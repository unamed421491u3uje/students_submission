==> flow/design.v <==
module accumulator
# (
  parameter ACC_WIDTH  = 21,
  parameter IN_WIDTH   = 15,
  parameter IS_SIGNED  = 1'b1
) (
  input   logic                        clk,
  input   logic                        reset,
  input   logic                        en,
  input   logic [IN_WIDTH-1:0]         acc_in,
  output  logic signed [ACC_WIDTH-1:0] acc_out
);
  always_ff @(posedge clk) begin
    if (reset) begin
      acc_out  <= 0;
    end else if (en) begin
      if (IS_SIGNED)
        acc_out  <= acc_out + $signed(acc_in);
      else 
        acc_out  <= acc_out + acc_in;
    end
  end
endmodule
(* multstyle = "logic" *)
module mac_int4
#(
    parameter DATA_WIDTH = 4,
    parameter ACC_WIDTH  = 16
) (
  input   logic                           clk,
  input   logic                           reset,
  input   logic                           en,
  input   logic  signed [DATA_WIDTH-1:0]  weight,
  input   logic  signed [DATA_WIDTH-1:0]  act,
  output  logic  signed [ACC_WIDTH-1:0]   out
);
  logic signed [2*DATA_WIDTH-1:0] product;
  logic signed [DATA_WIDTH-1:0] a, b;
  assign product = a * b;
  always_ff @(posedge clk) begin
    if (reset) begin
        a   <= 0;
        b   <= 0;
    end else if (en) begin
        a   <= act;
        b   <= weight;
    end
  end
  accumulator #(
    .ACC_WIDTH (ACC_WIDTH),
    .IN_WIDTH  (2*DATA_WIDTH),
    .IS_SIGNED (1'b1)
  ) adder (.acc_out(out), .acc_in(product), .*);
endmodule
# Reports on mac_int4
# What the tools print for mac_int4, step after step.
# Lines are those of the file above, counted from 1.
# Operators: Yosys type, input widths -> output width; for muxes data width and select width s.
# Cell names lack the library's common part.
# Not given: --
dict set report inputs {
  top {mac_int4}
  clk_port {clk}
  lib {sky130hd}
  pvt_corner {tt_025C_1v80}
}

# Word level
# Counts by Yosys on the flattened word-level netlist (proc, flatten, opt, wreduce; memories kept). Register bits leave out memories and registers merged into their read ports (data or address); mux counts leave out enables and synchronous resets folded into registers. Print and check cells are left out. Cells with the same type and inputs are merged into one.
dict set report word_totals {
  ram_bits 0
  clocked_rd_ports_x_width 0
  mem_bits_ro 0
  regBits 24
  n_memories 0
  inputBits 11
  latch_bits 0
}
dict set report classes {
  n_cmp 0
  n_eq 0
  shifts 0
  div 0
  n_mux 0
  reduce_and_logical 0
  n_mul 1
  addsub 1
  n_logic 0
}
# cell n
set ops {}
lappend ops {{$mul 4x4->8} 1}
lappend ops {{$add 16x8->16} 1}

# Depth
# Longest topological path by Yosys (ltp), each cell counted once; first at word level (registers and memories cut), then after technology mapping (sequential cells cut; the memories' decode and read muxes count).
dict set report depth {
  depth_word 2
  ABC_AREA 0
  ltp_mapped 15
}

# Mapped cells and area
# Yosys stat after the flow's synthesis: flattened, memories mapped to cells. It holds for the ABC_AREA given above (unset counts as 0); a run with the other value may have another netlist.
dict set report mapped {
  ffs 24
  cell_count 305
  seqArea_um2 480.5
  synth_area_um2 2707.6
  n_buf 10
}
# cell_type n area_total_um2
set by_type {}
lappend by_type {fa_1 30 600.576}
lappend by_type {dfxtp_1 24 480.461}
lappend by_type {ha_1 33 412.896}
lappend by_type {inv_1 72 270.259}
lappend by_type {mux2i_1 15 150.144}
lappend by_type {nor2_1 20 75.072}
lappend by_type {and2_1 10 62.56}
lappend by_type {xnor2_1 7 61.309}
lappend by_type {a21oi_1 12 60.058}
lappend by_type {o21ai_0 11 55.053}
lappend by_type {nand2_1 14 52.55}
lappend by_type {nor3_1 8 40.038}
lappend by_type {xor2_1 3 26.275}
lappend by_type {nor4b_4 1 23.773}
lappend by_type {a211oi_1 3 22.522}
lappend by_type {buf_6 2 22.522}
lappend by_type {nor3b_1 3 22.522}
lappend by_type {clkbuf_1 5 18.768}
# Not listed: further types 25, cells in them 32.
# The figures by module come from a second, unflattened synthesis with its own total; it is not the netlist above.
dict set report unflattened {
  hier_cells 236
  area_unflattened_um2 2174.6
}
# Each row is one instance without its submodules.
# mod mod_area_um2 instances cells
set by_module {}
lappend by_module {accumulator 1330.0 1 151}
lappend by_module {mac_int4 844.6 1 85}

# Path before layout
# Path of least setup slack by OpenSTA after synthesis, without wires, with an ideal clock, recovery checks aside; 20% of the period is set as input and as output delay. Where synthesis merged equal registers, the netlist keeps one of their names.
dict set report synth_path {
  path_kind {register to register}
  start {register a[3]}
  end {register adder.acc_out[11]}
  setup_ps 122
  delay_ps 3979
  setup_slack_ps 441
  clock_period_ps 4420
  arrival_ps 3857
  path_stages 14
  launch_ps 0
  period_less_setup_slack_ps 3979
}
# "delay_ps" is the arrival time less input delay plus setup time.
# "path_stages": output pins that drive a net of the path, with the launching flip-flop's if there is one; two outputs of one cell count as two.
# "period_less_setup_slack_ps" is the clock period less the worst setup slack; recovery checks do not enter. This is arithmetic on one report: input and output delays are still those of the set period (20% each).
# The rows between start and end are the longest chain of elaborated cells between them; the timing report does not say that the signal goes this way. Where chains are equally long, one stands for them.
# Each line given opens the expression or statement behind the cell; cells for indexed reads and writes are added by Yosys, which also makes memories of some case tables.
# At most two assigning lines are given for a register; there are more.
dict set report synth_between {
  cell_sequence {dfxtp_1 > mux2_2 > ha_1 > inv_1 > fa_1 > fa_1 > inv_1 > ha_1 > a21oi_1 > o21ai_0 > a41oi_2 > o21ai_2 > nor4b_4 > a311o_1}
  elab_chain_cells 2
  cone_cells 2
}
# element line_no
set synth_rtl {}
lappend synth_rtl {{start, declared} 38} ;# logic signed [DATA_WIDTH-1:0] a, b;
lappend synth_rtl {{start, assigned} 42} ;# a   <= 0;
lappend synth_rtl {{start, assigned} 45} ;# a   <= act;
lappend synth_rtl {{$mul 4x4->8} 39}
lappend synth_rtl {{$add 16x8->16} 18} ;# acc_out  <= acc_out + $signed(acc_in);
lappend synth_rtl {{end, assigned} 18}
lappend synth_rtl {{end, assigned} 20} ;# acc_out  <= acc_out + acc_in;
lappend synth_rtl {{end, declared} 11} ;# output  logic signed [ACC_WIDTH-1:0] acc_out

# Worst path after layout
# From the final timing report of entry A: the path of least setup slack in the routed layout; clock arrival at registers is part of the times.
# The report prints the path's times to 10 ps; the period is as set.
dict set report layout_path {
  path_kind {register to register}
  start {register a[3]}
  end {register adder.acc_out[12]}
  clock_period_ps 4440
  setup_slack_ps 880
  launch_ps 270
  path_stages 15
  arrival_ps 3740
  setup_ps 100
}
# The rows between start and end are the longest chain of elaborated cells between them; the timing report does not say that the signal goes this way. Where chains are equally long, one stands for them.
# At most two assigning lines are given for a register; there are more.
dict set report layout_between {
  cell_sequence {dfxtp_2 > and2_4 > fa_1 > inv_2 > fa_1 > fa_1 > buf_4 > fa_2 > nor2b_2 > o21ai_2 > a21boi_2 > buf_4 > o21ai_2 > mux2i_1 > nand2_1}
  elab_chain_cells 2
  cone_cells 2
}
# element line_no
set layout_rtl {}
lappend layout_rtl {{start, declared} 38} ;# logic signed [DATA_WIDTH-1:0] a, b;
lappend layout_rtl {{start, assigned} 42} ;# a   <= 0;
lappend layout_rtl {{start, assigned} 45} ;# a   <= act;
lappend layout_rtl {{$mul 4x4->8} 39}
lappend layout_rtl {{$add 16x8->16} 18} ;# acc_out  <= acc_out + $signed(acc_in);
lappend layout_rtl {{end, assigned} 18}
lappend layout_rtl {{end, assigned} 20} ;# acc_out  <= acc_out + acc_in;
lappend layout_rtl {{end, declared} 11} ;# output  logic signed [ACC_WIDTH-1:0] acc_out

Data sheet: physical implementation of mac_int4

Flow measurements of mac_int4 on sky130hd: 2 stored runs with different settings, listed in no order. Input and output delays are each 20% of the period that was set; the output load is 0.01 pF.
"period_reached_ps": clock period set for the run, less the worst setup slack. It is reckoned from that one timing run; input and output delays stay at 20% of the period that was set.
"worst_setup_path_time_ps" is the time allowed to the run's worst setup path (the clock period less input and output delay, where it has them) less its slack. Clock arrival times count: a late capture clock shortens it, a late launch clock lengthens it.
"total_power_uw": no workload was simulated; the value follows from the tool's default switching activity.
"worst_setup_path_time_ps" is given in steps of 10 ps.

[flow] entry A: files
==> flow/run.sh <==
#!/bin/bash
# the make line also repeats the synthesis and layout settings of config.mk as NAME=value (left out here)
make -C /OpenROAD-flow-scripts/flow DESIGN_CONFIG=/design/flow/config.mk WORK_HOME=/design/flow/orfs CLKGATE_MAP_FILE= finish
==> flow/config.mk <==
export PLATFORM = sky130hd
export DESIGN_NAME = mac_int4
export DESIGN_NICKNAME = mac_int4
export VERILOG_FILES = /design/flow/design.v
export SDC_FILE = /design/flow/constraint.sdc
export NUM_CORES = 4
export LEC_CHECK = 0
export CAP_MARGIN = 20
export CORE_MARGIN = 2
export CORE_UTILIZATION = 40
export SETUP_SLACK_MARGIN = 0.78
export SLEW_MARGIN = 20
==> flow/constraint.sdc <==
create_clock -name core_clock -period 4.44 [get_ports {clk}]
set_input_delay 0.8880 -clock core_clock [delete_from_list [all_inputs] [get_ports {clk}]]
set_output_delay 0.8880 -clock core_clock [all_outputs]
set_load 0.01 [all_outputs]

[flow] entry A: metrics
[metrics] period_reached_ps = 3560
[metrics] worst_setup_path_time_ps = 3560
[metrics] timing.worst_path_kind = register to register
[metrics] finalUtil_pct = 53.8
[metrics] total_power_uw = 852.6
[metrics] worst_hold_slack_ps = 502
[metrics] yosys.chip_area_um2 = 2707.6
[metrics] final_setup_tns_ps = 0
[metrics] stdcell_area_um2 = 3472.1
[metrics] dieArea_um2 = 7443.4
[metrics] fin_ws_ps = 880

[flow] entry B: files
==> flow/run.sh <==
#!/bin/bash
# the make line also repeats the synthesis and layout settings of config.mk as NAME=value (left out here)
make -C /OpenROAD-flow-scripts/flow DESIGN_CONFIG=/design/flow/config.mk WORK_HOME=/design/flow/orfs CLKGATE_MAP_FILE= finish
==> flow/config.mk <==
export PLATFORM = sky130hd
export DESIGN_NAME = mac_int4
export DESIGN_NICKNAME = mac_int4
export VERILOG_FILES = /design/flow/design.v
export SDC_FILE = /design/flow/constraint.sdc
export NUM_CORES = 4
export LEC_CHECK = 0
export ABC_AREA = 0
export CAP_MARGIN = 20
export CELL_PAD_IN_SITES_GLOBAL_PLACEMENT = 1
export CORE_MARGIN = 2
export CORE_UTILIZATION = 64
export CTS_CLUSTER_DIAMETER = 310
export CTS_CLUSTER_SIZE = 100
export GPL_ROUTABILITY_DRIVEN = 1
export MAX_ROUTING_LAYER = met4
export PLACE_DENSITY_LB_ADDON = 0.15
export SLEW_MARGIN = 20
==> flow/constraint.sdc <==
create_clock -name core_clock -period 3.28 [get_ports {clk}]
set_input_delay 0.6560 -clock core_clock [delete_from_list [all_inputs] [get_ports {clk}]]
set_output_delay 0.6560 -clock core_clock [all_outputs]
set_load 0.01 [all_outputs]

[flow] entry B: no final report: placement broke off with FLW-0024
